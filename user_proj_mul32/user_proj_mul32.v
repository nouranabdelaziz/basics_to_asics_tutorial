==> flow/design.v <==
`default_nettype none
module mul32 (
    input wire          clk,
    input wire          rst,
    input wire          start,
    input wire  [31:0]  mc,
    input wire  [31:0]  mp,
    output reg  [63:0]  p,
    output wire         done
);
    wire        pw;
    reg [31:0]  Y;
    reg [7:0]   cnt, ncnt;
    reg [1:0]   state, nstate;
    localparam  IDLE=0, RUNNING=1, DONE=2;
    always @(posedge clk or posedge rst)
        if(rst)
            state  <= IDLE;
        else 
            state <= nstate;
    always @*
        case(state)
            IDLE    :   if(start) nstate = RUNNING; else nstate = IDLE;
            RUNNING :   if(cnt == 64) nstate = DONE; else nstate = RUNNING; 
            DONE    :   if(start) nstate = RUNNING; else nstate = DONE;
            default :   nstate = IDLE;
        endcase
    always @(posedge clk)
        cnt <= ncnt;
    always @*
        case(state)
            IDLE    :   ncnt = 0;
            RUNNING :   ncnt = cnt + 1;
            DONE    :   ncnt = 0;
            default :   ncnt = 0;
        endcase
    always @(posedge clk or posedge rst)
        if(rst)
            Y <= 32'b0;
        else if((start == 1'b1)) 
            Y <= mp;
        else if(state==RUNNING) 
            Y <= (Y >> 1);
    always @(posedge clk) 
        if(start)
            p <= 64'b0;
        else if(state==RUNNING)
            p <= {pw, p[63:1]};
    wire y = (state==RUNNING) ? Y[0] : 1'b0;
    spm #(.size(32)) spm32(
        .clk(clk),
        .rst(rst),
        .x(mc),
        .y(y),
        .p(pw)
    );
    assign done = (state == DONE);
endmodule
`default_nettype none
module spm #(parameter size = 32)(
    input wire              clk, 
    input wire              rst,
    input wire              y,
    input wire [size-1:0]   x,
    output wire             p
);
    wire[size-1:1] pp;
    wire[size-1:0] xy;
    genvar i;
    CSADD csa0 (.clk(clk), .rst(rst), .x(x[0]&y), .y(pp[1]), .sum(p));
    generate 
        for(i=1; i<size-1; i=i+1) begin
            CSADD csa (.clk(clk), .rst(rst), .x(x[i]&y), .y(pp[i+1]), .sum(pp[i]));
        end 
    endgenerate
    TCMP tcmp (.clk(clk), .rst(rst), .a(x[size-1]&y), .s(pp[size-1]));
endmodule
module CSADD(
    input wire  clk, 
    input wire  rst,
    input wire  x, 
    input wire  y,
    output reg  sum
);
    reg sc;
    wire hsum1, hco1;
    assign hsum1 = y ^ sc;
    assign hco1 = y & sc;
    wire hsum2, hco2;
    assign hsum2 = x ^ hsum1;
    assign hco2 = x & hsum1;
    always @(posedge clk or posedge rst) begin
        if (rst) begin
            sum <= 1'b0;
            sc <= 1'b0;
        end
        else begin
            sum <= hsum2;
            sc <= hco1 ^ hco2;
        end
    end
endmodule
module TCMP (
    input wire  clk, 
    input wire  rst,
    input wire  a, 
    output reg  s
);
    reg z;
    always @(posedge clk or posedge rst) begin
        if (rst) begin
            s <= 1'b0;
            z <= 1'b0;
        end
        else begin
            z <= a | z;
            s <= a ^ z;
        end
    end
endmodule
`default_nettype none
module user_proj_mul32 
(
    input wb_clk_i,
    input wb_rst_i,
    input wbs_stb_i,
    input wbs_cyc_i,
    input wbs_we_i,
    input [3:0] wbs_sel_i,
    input [31:0] wbs_dat_i,
    input [31:0] wbs_adr_i,
    output reg wbs_ack_o,
    output reg [31:0] wbs_dat_o,
    output [2:0] irq
);
    reg start;
    wire done;
    wire sys_clk;
    localparam MC_OFF = 8'h00, MP_OFF = 8'h04, P0_OFF = 8'h08, P1_OFF = 8'h0C;
    reg  [31:0]         MP, MC;
    wire [63:0]         P;
    wire                valid           = wbs_stb_i & wbs_cyc_i;
    wire                we              = wbs_we_i && valid;
    wire                re              = ~wbs_we_i && valid;
    wire [3:0]          byte_wr_en      = wbs_sel_i & {4{we}}; 
    wire                we_mp_reg       = we & (wbs_adr_i[7:0] == MP_OFF);
    wire                we_mc_reg       = we & (wbs_adr_i[7:0] == MC_OFF);
    wire                re_mp_reg       = re & (wbs_adr_i[7:0] == MP_OFF);
    wire                re_mc_reg       = re & (wbs_adr_i[7:0] == MC_OFF);
    wire                re_p0_reg       = re & (wbs_adr_i[7:0] == P0_OFF);
    wire                re_p1_reg       = re & (wbs_adr_i[7:0] == P1_OFF);
    assign sys_clk = wb_clk_i;
    always @(posedge sys_clk or posedge wb_rst_i) begin  
        if(wb_rst_i)
            MC <= 32'h0;
        else if(we_mc_reg)  
            MC <= wbs_dat_i;
    end
    always @(posedge sys_clk or posedge wb_rst_i) begin  
        if(wb_rst_i)
            MP <= 32'h0;
        else if(we_mp_reg) 
            MP <= wbs_dat_i;
    end 
    always @(posedge sys_clk or posedge wb_rst_i) begin  
        if(wb_rst_i)
            wbs_ack_o <= 0;
        else
        begin
            if ((we_mc_reg || we_mp_reg || (re_p0_reg && done) || (re_p1_reg && done)))
            begin
                wbs_ack_o <=1;
            end
            else 
                wbs_ack_o <=0; 
        end
    end
    always@(posedge sys_clk or posedge wb_rst_i) begin
        if(wb_rst_i)
            wbs_dat_o <= 32'hDEADBEEF;
        else
        begin
            if (re_p0_reg)
                wbs_dat_o <= P[31:0];
            else if (re_p1_reg)
                 wbs_dat_o <= P[63:32];
            else if (re_mp_reg)
                 wbs_dat_o <= MP;
            else if (re_mc_reg)
                 wbs_dat_o <= MC;
            else
               wbs_dat_o <= 32'hDEADBEEF; 
        end
    end
    always @(posedge sys_clk) 
        start <= (we_mp_reg && wbs_ack_o) ? 1'b1 : 1'b0;
    assign irq = 3'b000;	 
    mul32 mul (
        .clk(wb_clk_i),
        .rst(wb_rst_i),
        .start(start),
        .mc(MC),
        .mp(MP),
        .p(P),
        .done(done)
    );
endmodule
### Step by step through the tools: user_proj_mul32

What the tools print for user_proj_mul32, step after step.
Line numbers count from 1 in the design file above.
Library cell names are shortened.
The mark - stands for no value.

| design | value |
|---|---|
| top module | user_proj_mul32 |
| clock input | wb_clk_i |
| standard-cell library | sky130hd |
| timing corner | tt_025C_1v80 |

### Word level

Counts by Yosys on the flattened word-level netlist (proc, flatten, opt, wreduce; memories kept). Register bits leave out memories and registers merged into their read ports (data or address). Print and check cells are left out. Cells with the same type and inputs are merged into one.

| bit counts | value |
|---|---|
| output and inout bits | 36 |
| flip-flop bits (word level) | 268 |
| cells after elaboration | 301 |
| input bits | 73 |

| operators by class | value |
|---|---|
| reductions and logical operators | 11 |
| mux-type cells | 13 |
| eq/ne operators | 6 |
| add/sub/neg operators | 1 |
| bitwise gates (word level) | 197 |

Operator list:

| kind | count |
|---|---|
| 32-bit two-way mux | 6 |
| 1-bit bitwise AND | 101 |
| 1-bit XOR | 94 |
| 8-bit by 4-bit == test with 1-bit output with constant B | 2 |
| 8-bit by 1-bit adder with 8-bit output with constant B | 1 |
| 8-bit by 3-bit == test with 1-bit output with constant B | 1 |
| 8-bit by 7-bit == test with 1-bit output with constant B | 1 |
| 8-bit zero test | 1 |
| 2-bit parallel mux with 3-bit select | 1 |
| 1-bit logical AND | 5 |
| 2-bit two-way mux | 2 |
| 1-bit two-way mux | 4 |
| 1-bit logical OR | 3 |
| 2-bit by 1-bit == test with 1-bit output with constant B | 1 |
| 2-bit == test with constant B | 1 |
| 2-bit zero test | 1 |
| 2-bit nonzero test | 1 |
| 1-bit OR | 1 |
| 1-bit NOT | 1 |

### Depth

Longest topological path by Yosys (ltp), each cell counted once; first at word level (registers and memories cut), then after technology mapping (sequential cells cut; the memories' decode and read muxes count).

| depth | value |
|---|---|
| depth in word-level cells | 7 |
| ABC_AREA | 0 |
| gate-level depth with buffers | 6 |
| mapped depth without buffers | 5 |

### Synthesis result

Source: synth_stat.txt of the flow (Yosys; design flattened, memories mapped). It holds for the ABC_AREA given above (unset counts as 0); a run with the other value may have another netlist.

| mapped netlist | value |
|---|---|
| flip-flop cells | 269 |
| buffer cells | 52 |
| synthesis area | 10928.0 um^2 |
| mapped cells | 800 |
| sequential part of the area | 6397.4 um^2 |

Cells by type:

| cell type | count | area in all (um^2) |
|---|---|---|
| dfrtp_1 | 171 | 4.28E+03 |
| dfxtp_1 | 73 | 1.46E+03 |
| mux2i_1 | 95 | 950.912 |
| mux2_2 | 71 | 799.517 |
| dfstp_2 | 25 | 656.88 |
| fa_1 | 31 | 620.595 |
| mux4_2 | 24 | 540.518 |
| nor2_1 | 70 | 262.752 |
| and3_1 | 31 | 193.936 |
| o21ai_0 | 36 | 180.173 |
| nand2b_1 | 25 | 156.4 |
| nand2_1 | 34 | 127.622 |
| buf_2 | 22 | 110.106 |
| clkbuf_1 | 22 | 82.579 |
| o2bb2ai_1 | 8 | 70.067 |
| a22oi_1 | 8 | 60.058 |
| ha_1 | 3 | 37.536 |
| inv_1 | 8 | 30.029 |

Other cell types: 22; their cells: 43.
By module: a second synthesis without flattening, with its own total; a netlist apart from the flattened one above.

| second synthesis, totals | value |
|---|---|
| cell total of the unflattened synthesis | 821 |
| area total of the unflattened synthesis | 11223.3 um^2 |

Rows give one instance, submodules left out.

Modules:

| module | cells | area (um^2) | seq. area (um^2) | instances |
|---|---|---|---|---|
| user_proj_mul32 | 261 | 4444.3 | 2477.4 | 1 |
| mul32 | 394 | 4157.7 | 2318.5 | 1 |
| CSADD | 4 | 73.8 | 50.0 | 31 |
| spm (size=32) | 35 | 255.2 | 0.0 | 1 |
| TCMP | 7 | 77.6 | 50.0 | 1 |

### Timing after synthesis

OpenSTA on the mapped netlist: ideal clock, no wires. The path of least setup slack (recovery checks aside). Input and output delay are each 20% of the period. Register names are those of the netlist, which keeps one name where synthesis merged equal registers.

| timing path after synthesis | value |
|---|---|
| kind | input -> register |
| from | input port wbs_adr_i[3] |
| to | register MC[24] |
| setup slack | 1.840 ns |
| stages on the path | 5 |
| arrival time | 1.932 ns |
| data required time | 3.772 ns |
| period | 3.9 ns |
| path delay | 1.280 ns |
| setup time | 0.128 ns |
| input delay | 0.780 ns |
| buffers on the path | 2 |
| time at the first pin | 0.780 ns |
| period reached after synthesis | 2.06 ns |

"path delay" is the arrival time less input delay plus setup time.
"stages on the path": output pins that drive a net of the path, with the launching flip-flop's if there is one; two outputs of one cell count as two.
"period reached after synthesis" is the clock period less the worst setup slack; recovery checks do not enter. This is arithmetic on one report: input and output delays are still those of the set period (20% each).
The rows between start and end are the longest chain of elaborated cells between them; the timing report does not say that the signal goes this way. Where chains are equally long, one stands for them.
Each line given opens the expression or statement behind the cell; cells for indexed reads and writes are added by Yosys, which also makes memories of some case tables.

| between the ends, after synthesis | value |
|---|---|
| cell sequence | buf_2 > nor2_2 > nand4_1 > buf_2 > mux2_1 |
| length of the longest elaborated chain | 2 |
| elaborated cells on any way between the ends | 2 |
| those cells by class | 1 x logic; 1 x reduce/logical |

Ends and longest elaborated chain, after synthesis:

| what | RTL line | RTL |
|---|---|---|
| from (decl) | 131 | `input [31:0] wbs_adr_i,` |
| 8-bit zero test | 147 | `wire                we_mc_reg       = we & (wbs_adr_i[7:0] == MC_OFF);` |
| 1-bit bitwise AND | 147 |  |
| to (assign) | 155 | `MC <= 32'h0;` |
| to (assign) | 157 | `MC <= wbs_dat_i;` |
| to (decl) | 140 | `reg  [31:0]         MP, MC;` |

### Worst path after layout

From the final timing report of job 2: the path of least setup slack in the routed layout; clock arrival at registers is part of the times.

| timing path after layout | value |
|---|---|
| kind | register -> output |
| from | register wbs_dat_o[20] |
| to | output port wbs_dat_o[20] |
| stages on the path | 2 |
| setup slack | 0.03 ns |
| output delay | 0.37 ns |
| buffers on the path | 1 |
| arrival time | 1.45 ns |
| period | 1.85 ns |
| data required time | 1.48 ns |
| time at the first pin | 0.53 ns |

A register here has more assigning lines than the two given.

| between the ends, after layout | value |
|---|---|
| cell sequence | dfrtp_1 > clkdlybuf4s50_1 |
| length of the longest elaborated chain | 0 |
| elaborated cells on any way between the ends | 0 |
| source lines of those cells | 0 |

Ends and longest elaborated chain, after layout:

| what | RTL line | RTL |
|---|---|---|
| from (decl) | 133 | `output reg [31:0] wbs_dat_o,` |
| from (assign) | 184 | `wbs_dat_o <= P[31:0];` |
| from (assign) | 186 | `wbs_dat_o <= P[63:32];` |
| to (decl) | 133 |  |

Memo
Re: implementation data of user_proj_mul32

Module user_proj_mul32, platform sky130hd: 2 stored runs of the flow (Yosys, OpenROAD) with differing settings, in no particular order. Input and output delays are each 20% of the period that was set; the output load is 0.01 pF.
"period reached": clock period set for the run, less the worst setup slack. It is reckoned from that one timing run; input and output delays stay at 20% of the period that was set.
"allowed time less slack (worst setup path)" is the time allowed to the run's worst setup path (the clock period less input and output delay, where it has them) less its slack. Clock arrival times count: a late capture clock shortens it, a late launch clock lengthens it.
"power consumption": no workload was simulated; the value follows from the tool's default switching activity.

#### Job 1

| setting | value |
|---|---|
| period_ns | `1.4` |
| CORE_UTILIZATION | `71` |
| SETUP_SLACK_MARGIN | `0.32` |
| HOLD_SLACK_MARGIN | `0.05` |
| CORE_ASPECT_RATIO | `0.82` |
| CORE_MARGIN | `7` |
| CELL_PAD_IN_SITES_DETAIL_PLACEMENT | `0` |
| GPL_TIMING_DRIVEN | `1` |
| CTS_CLUSTER_SIZE | `45` |
| CTS_CLUSTER_DIAMETER | `184` |
| SLEW_MARGIN | `0` |
| MIN_ROUTING_LAYER | `met1` |
| CAP_MARGIN | `20` |

No final report: routing broke off with ODB-0269.

#### Job 2

| setting | value |
|---|---|
| period_ns | `1.85` |
| CORE_UTILIZATION | `65` |
| CAP_MARGIN | `20` |
| CORE_MARGIN | `2` |
| SLEW_MARGIN | `20` |

| result | value |
|---|---|
| worst setup slack after layout | 0.027 ns |
| utilization | 79.3% |
| sum of negative setup slack | 0.000 ns |
| power consumption | 11997 µW |
| area of the die | 17865.0 um^2 |
| period reached | 1.823 ns |
| standard-cell area of the final layout | 13100.1 um^2 |
| allowed time less slack (worst setup path) | 1.45 ns |
| worst path kind | register -> output |
| chip area in the Yosys report | 10928.0 um^2 |
